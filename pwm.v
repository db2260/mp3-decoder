==> flow/design.v <==
module async_receiver (clk, rxd, rxd_data_ready, rxd_data, rxd_idle, rxd_endofpacket);
input clk;
input rxd;
output reg rxd_data_ready = 0;
output reg [7:0] rxd_data = 0;   
output rxd_idle;
output reg rxd_endofpacket = 0;
parameter clk_freq = 25000000;  
parameter baud = 115200;
parameter over_sampling = 8; 
reg [3:0] rxd_state = 0;
wire over_sampling_tick;
baud_tick_gen #(clk_freq, baud, over_sampling) tickgen(.clk(clk), .enable(1'b1), .tick(over_sampling_tick));
reg [1:0] rxd_sync = 2'b11;
always @(posedge clk) begin
    if(over_sampling_tick)
        rxd_sync <= {rxd_sync[0], rxd};
end
reg [1:0] filter_cnt = 2'b11;
reg rxd_bit = 1'b1;
always @(posedge clk) begin
    if(over_sampling_tick) begin
        if(rxd_sync[1] == 1'b1 && filter_cnt != 2'b11)
            filter_cnt <= filter_cnt + 1'd1;
        else begin
            if(rxd_sync[1] == 1'b0 && filter_cnt != 2'b00)
                filter_cnt <= filter_cnt - 1'd1;
            if(filter_cnt == 2'b11)
                rxd_bit <= 1'b1;
            else
                if(filter_cnt == 2'b00)
                    rxd_bit <= 1'b0;
        end
    end
end
function integer log2(input integer v); begin 
    log2=0; 
    while(v>>log2)
        log2=log2+1;
end
endfunction
localparam p = log2(over_sampling);
reg [p-2:0] over_sampling_cnt = 0;
always @(posedge clk) begin
    if(over_sampling_tick)
        over_sampling_cnt <= (rxd_state==0) ? 1'd0 : over_sampling_cnt + 1'd1;
end
wire sample_now = over_sampling_tick && (over_sampling_cnt == over_sampling/2-1);
always @(posedge clk) begin
    case(rxd_state)
        4'b0000: if(~rxd_bit) rxd_state <=  4'b0001 ;   
        4'b0001: if(sample_now) rxd_state <= 4'b1000;    
        4'b1000: if(sample_now) rxd_state <= 4'b1001;    
        4'b1001: if(sample_now) rxd_state <= 4'b1010;    
        4'b1010: if(sample_now) rxd_state <= 4'b1011;    
        4'b1011: if(sample_now) rxd_state <= 4'b1100;    
        4'b1100: if(sample_now) rxd_state <= 4'b1101;    
        4'b1101: if(sample_now) rxd_state <= 4'b1110;    
        4'b1110: if(sample_now) rxd_state <= 4'b1111;    
        4'b1111: if(sample_now) rxd_state <= 4'b0010;    
        4'b0010: if(sample_now) rxd_state <= 4'b0000;    
        default: rxd_state <= 4'b0000;
    endcase
end
always @(posedge clk) begin
    if(sample_now && rxd_state[3])
        rxd_data <= {rxd_bit, rxd_data[7:1]};
end
always @(posedge clk) begin
    rxd_data_ready <= (sample_now && rxd_state==4'b0010 && rxd_bit);     
end
reg [p+1:0] gap_cnt = 0;
always @(posedge clk) begin
    if(rxd_state != 0)
        gap_cnt <= 0;
    else
        if(over_sampling_tick && ~gap_cnt[log2(over_sampling)+1])
            gap_cnt <= gap_cnt + 1'h1;
end
assign rxd_idle = gap_cnt[p+1];
always @(posedge clk) begin
 rxd_endofpacket <= over_sampling_tick & ~gap_cnt[p+1] & &gap_cnt[p:0];
end
endmodule
module baud_tick_gen (clk, enable, tick);
input clk, enable;
output tick;     
parameter clk_freq = 25000000;
parameter baud = 115200;
parameter over_sampling = 1;
function integer log2(input integer v); begin 
    log2=0; 
    while(v>>log2)
        log2=log2+1;
end
endfunction
localparam acc_width = log2(clk_freq/baud) + 8;
reg [acc_width:0] acc = 0;
localparam shift_limiter = log2(baud*over_sampling >> (31-acc_width));   
localparam inc = ((baud*over_sampling << (acc_width-shift_limiter)) + ( clk_freq >> (shift_limiter+1))) / (clk_freq >> shift_limiter);
always @(posedge clk) begin
    if(enable)
        acc <= acc[acc_width-1:0] + inc[acc_width:0];
    else
        acc <= inc[acc_width:0];
end
assign tick = acc[acc_width];
endmodule
module pwm(clk, pwm_in, pwm_out);
input clk;
input pwm_in;
output pwm_out;
wire rxd_data_ready;
wire [7:0] rxd_data;
async_receiver uut(.clk(clk), .rxd(pwm_in), .rxd_data_ready(rxd_data_ready), .rxd_data(rxd_data));
reg [7:0] rxd_data_reg;
always @(posedge clk) begin
    if(rxd_data_ready)
        rxd_data_reg <= rxd_data;
end
reg [8:0] pwm_accumulator;
always @(posedge clk) begin
    pwm_accumulator <= pwm_accumulator[7:0] + rxd_data_reg;
end
assign pwm_out = pwm_accumulator[8];
endmodule
* Reports on pwm
Tool output for the design above, in the order of the flow.
Lines are those of the file above, counted from 1.
Operators: Yosys type, input widths -> output width; for muxes data width and select width s.
Not given: --
- Top :: pwm
- Clock :: clk
- Library :: sky130hd
- Corner :: tt_025C_1v80

* Word-level counts
Yosys after proc, flatten, opt, wreduce and memory -nomap, before mapping. Memory bits, and registers merged into a memory's read port (data or address), are not among the register bits. Print and check cells are not counted. Equal cells are merged and count once.
- Flip-flop bits (word level) :: 55
- Elaborated cells :: 70
- Equal/unequal tests :: 24
- $add $sub $neg :: 5
- Bitwise gates (word level) :: 2
- Mux-type cells :: 15
- Reduce/logical cells :: 14
** Operators with widths (count)
- $pmux 4 s11 :: 1
- $mux 4 :: 11
- $eq 4x4->1 const B :: 8
- $ne 2x1->1 const B :: 10
- $add 16x12->17 const B :: 1
- $reduce_and 11->1 :: 1
- $add 8x8->9 :: 1
- $logic_and 1x1->1 :: 6
- $reduce_bool 2->1 :: 3
- $ne 2x2->1 const B :: 2
- $eq 4x1->1 const B :: 1
- $eq 4x2->1 const B :: 1
- $logic_not 4->1 :: 1
- $mux 2 :: 2
- $add 3x1->3 const B :: 1
- $eq 3x2->1 const B :: 1
- $reduce_and 3->1 :: 1
- $not 1->1 :: 2
- $add 2x1->2 const B :: 1
- $sub 2x1->2 const B :: 1
- $eq 2x2->1 const B :: 1
- $logic_not 2->1 :: 1
- $reduce_and 2->1 :: 1
- $mux 1 :: 1

* Logic depth
Depth = most cells in a row (Yosys ltp): at word level without a register or memory, in the mapped netlist without a sequential cell, where the memories' decode and read muxes count.
- Depth in word-level cells :: 4
- ABC_AREA :: 1
- Mapped depth :: 9
- Mapped depth without buffers :: 9

* Mapped cells and area
Yosys stat after the flow's synthesis: flattened, memories mapped to cells. It holds for the ABC_AREA given above (unset counts as 0); a run with the other value may have another netlist.
The area totals of this step are shown rounded.
** Cell types
- sky130_fd_sc_hd__edfxtp_1 :: count 28, total area 840.806 µm²
- sky130_fd_sc_hd__dfxtp_1 :: count 23, total area 460.442 µm²
- sky130_fd_sc_hd__nand2_1 :: count 50, total area 187.68 µm²
- sky130_fd_sc_hd__ha_1 :: count 13, total area 162.656 µm²
- sky130_fd_sc_hd__inv_1 :: count 32, total area 120.115 µm²
- sky130_fd_sc_hd__nand3_1 :: count 17, total area 85.082 µm²
- sky130_fd_sc_hd__xor2_1 :: count 8, total area 70.067 µm²
- sky130_fd_sc_hd__nor2_1 :: count 16, total area 60.058 µm²
- sky130_fd_sc_hd__a21oi_1 :: count 7, total area 35.034 µm²
- sky130_fd_sc_hd__fa_1 :: count 1, total area 20.019 µm²
- sky130_fd_sc_hd__nand2_2 :: count 3, total area 18.768 µm²
- sky130_fd_sc_hd__o21ai_0 :: count 3, total area 15.014 µm²
- sky130_fd_sc_hd__o21ai_2 :: count 1, total area 8.758 µm²
- sky130_fd_sc_hd__xnor2_1 :: count 1, total area 8.758 µm²
- sky130_fd_sc_hd__a21o_1 :: count 1, total area 7.507 µm²
- sky130_fd_sc_hd__a22oi_1 :: count 1, total area 7.507 µm²
- sky130_fd_sc_hd__nand3b_1 :: count 1, total area 7.507 µm²
- sky130_fd_sc_hd__nor3b_1 :: count 1, total area 7.507 µm²
Not listed: further types 3, cells in them 3.
- Buffer cells :: 0
- Flip-flops :: 51
- Cell count :: 210
- Area of sequential cells :: 0.001301 mm²
- Cell area after synthesis :: 0.002142 mm²

* Worst setup path after synthesis
Path of least setup slack by OpenSTA after synthesis, without wires, with an ideal clock, recovery checks aside; 20% of the period is set as input and as output delay. Where synthesis merged equal registers, the netlist keeps one of their names.
- Kind :: register to register
- From :: reg rxd_data_reg[0]
- To :: reg pwm_accumulator[8]
- Slack :: 725 ps
- Stages on the path :: 9
- Arrival :: 1350 ps
- Clock period :: 2190 ps
- Required time :: 2075 ps
- Library setup time :: 115 ps
- Time at the first pin :: 0 ps
- Path delay :: 1465 ps
- Synthesis period reached :: 1465 ps
"path delay" is the arrival time less input delay plus setup time.
"stages on the path": output pins that drive a net of the path, with the launching flip-flop's if there is one; two outputs of one cell count as two.
"synthesis period reached" is the clock period less the worst setup slack; recovery checks do not enter. This is arithmetic on one report: input and output delays are still those of the set period (20% each).
The rows between start and end are the longest chain of elaborated cells between them; the timing report does not say that the signal goes this way. Where chains are equally long, one stands for them.
A line is the first line of the expression or statement that the cell stems from. Yosys adds cells for indexed reads and writes and turns some case tables into memories.
- Cells stage by stage :: sky130_fd_sc_hd__edfxtp_1 > sky130_fd_sc_hd__ha_1 > sky130_fd_sc_hd__fa_1 > sky130_fd_sc_hd__nand3_1 > sky130_fd_sc_hd__nand2_1 > sky130_fd_sc_hd__nand3_1 > sky130_fd_sc_hd__nand2_1 > sky130_fd_sc_hd__nand2_1 > sky130_fd_sc_hd__nand2_1
- Cells in the longest elaborated chain :: 1
** RTL lines, path after synthesis
- start, declared :: line 116 : reg [7:0] rxd_data_reg;
- start, assigned :: line 119 : rxd_data_reg <= rxd_data;
- $add 8x8->9 :: line 123 : pwm_accumulator <= pwm_accumulator[7:0] + rxd_data_reg;
- end, assigned :: line 123
- end, declared :: line 121 : reg [8:0] pwm_accumulator;

* Worst path after layout
Path of least setup slack in the final report of job 1 (OpenROAD, finished layout, wires in). Where an end is a register, its clock arrival counts in the times.
The path's times are printed in steps of 10 ps; the period is the one set.
- Kind :: register to output
- From :: reg pwm_accumulator[8]
- To :: out pwm_out
- Stages on the path :: 2
- Output delay :: 640 ps
- Time at the first pin :: 290 ps
- Clock period :: 3220 ps
- Slack :: 1460 ps
- Required time :: 2580 ps
- Arrival :: 1120 ps
- Cells stage by stage :: sky130_fd_sc_hd__dfxtp_1 > sky130_fd_sc_hd__clkdlybuf4s50_1
- Cells in the longest elaborated chain :: 0
** RTL lines, path after layout
- start, declared :: line 121 : reg [8:0] pwm_accumulator;
- start, assigned :: line 123 : pwm_accumulator <= pwm_accumulator[7:0] + rxd_data_reg;
- end, declared :: line 112 : output pwm_out;

Design pwm on sky130hd. What follows are 2 stored runs of the flow, each under its own settings; their order means nothing. The constraints put input and output delay at 20% of the set period each and load the outputs with 0.01 pF.
"time of the worst setup path" is the time allowed to the run's worst setup path (the clock period less input and output delay, where it has them) less its slack. Clock arrival times count: a late capture clock shortens it, a late launch clock lengthens it.
"power" is the tool's figure for a default switching activity; nothing was simulated.
"time of the worst setup path" is given in steps of 10 ps.
The measured numbers are rounded.

* Job 1
** Files
==> flow/run.sh <==
#!/bin/bash
# the make line also repeats the synthesis and layout settings of config.mk as NAME=value (left out here)
make -C /OpenROAD-flow-scripts/flow DESIGN_CONFIG=/design/flow/config.mk WORK_HOME=/design/flow/orfs CLKGATE_MAP_FILE= finish
==> flow/config.mk <==
export PLATFORM = sky130hd
export DESIGN_NAME = pwm
export DESIGN_NICKNAME = pwm
export VERILOG_FILES = /design/flow/design.v
export SDC_FILE = /design/flow/constraint.sdc
export NUM_CORES = 4
export LEC_CHECK = 0
export ABC_AREA = 1
export CAP_MARGIN = 0
export CELL_PAD_IN_SITES_GLOBAL_PLACEMENT = 0
export CORE_ASPECT_RATIO = 0.67
export CORE_MARGIN = 2
export CORE_UTILIZATION = 16
export PLACE_DENSITY = 0.73
export SETUP_SLACK_MARGIN = 0.95
export SLEW_MARGIN = 25
==> flow/constraint.sdc <==
create_clock -name core_clock -period 3.22 [get_ports {clk}]
set_input_delay 0.6440 -clock core_clock [delete_from_list [all_inputs] [get_ports {clk}]]
set_output_delay 0.6440 -clock core_clock [all_outputs]
set_load 0.01 [all_outputs]
** Results
- Mapped cell area after synthesis :: 0.002142 mm²
- Die size :: 0.01435 mm²
- Standard-cell area of the final layout :: 0.002561 mm²
- Post-route utilization :: 19.7 %
- Worst slack on setup checks :: 1457 ps
- Total negative setup slack :: 0 ps
- Final worst hold slack :: 408 ps
- Power :: 1.290 mW
- Time of the worst setup path :: 1120 ps
- Type of the worst setup path :: register to output

* Job 2
** Files
==> flow/run.sh <==
#!/bin/bash
# the make line also repeats the synthesis and layout settings of config.mk as NAME=value (left out here)
make -C /OpenROAD-flow-scripts/flow DESIGN_CONFIG=/design/flow/config.mk WORK_HOME=/design/flow/orfs CLKGATE_MAP_FILE= finish
==> flow/config.mk <==
export PLATFORM = sky130hd
export DESIGN_NAME = pwm
export DESIGN_NICKNAME = pwm
export VERILOG_FILES = /design/flow/design.v
export SDC_FILE = /design/flow/constraint.sdc
export NUM_CORES = 4
export LEC_CHECK = 0
export ABC_AREA = 1
export CAP_MARGIN = 20
export CORE_MARGIN = 2
export CORE_UTILIZATION = 58
export CTS_CLUSTER_SIZE = 64
export PLACE_DENSITY = 0.88
export SETUP_SLACK_MARGIN = 0.58
export SLEW_MARGIN = 20
==> flow/constraint.sdc <==
create_clock -name core_clock -period 2.57 [get_ports {clk}]
set_input_delay 0.5140 -clock core_clock [delete_from_list [all_inputs] [get_ports {clk}]]
set_output_delay 0.5140 -clock core_clock [all_outputs]
set_load 0.01 [all_outputs]
** Results
- Mapped cell area after synthesis :: 0.002142 mm²
- Die size :: 0.004195 mm²
- Standard-cell area of the final layout :: 0.00234 mm²
- Post-route utilization :: 64.9 %
- Worst slack on setup checks :: 918 ps
- Total negative setup slack :: 0 ps
- Final worst hold slack :: 417 ps
- Power :: 1.419 mW
- Time of the worst setup path :: 1140 ps
- Type of the worst setup path :: register to output
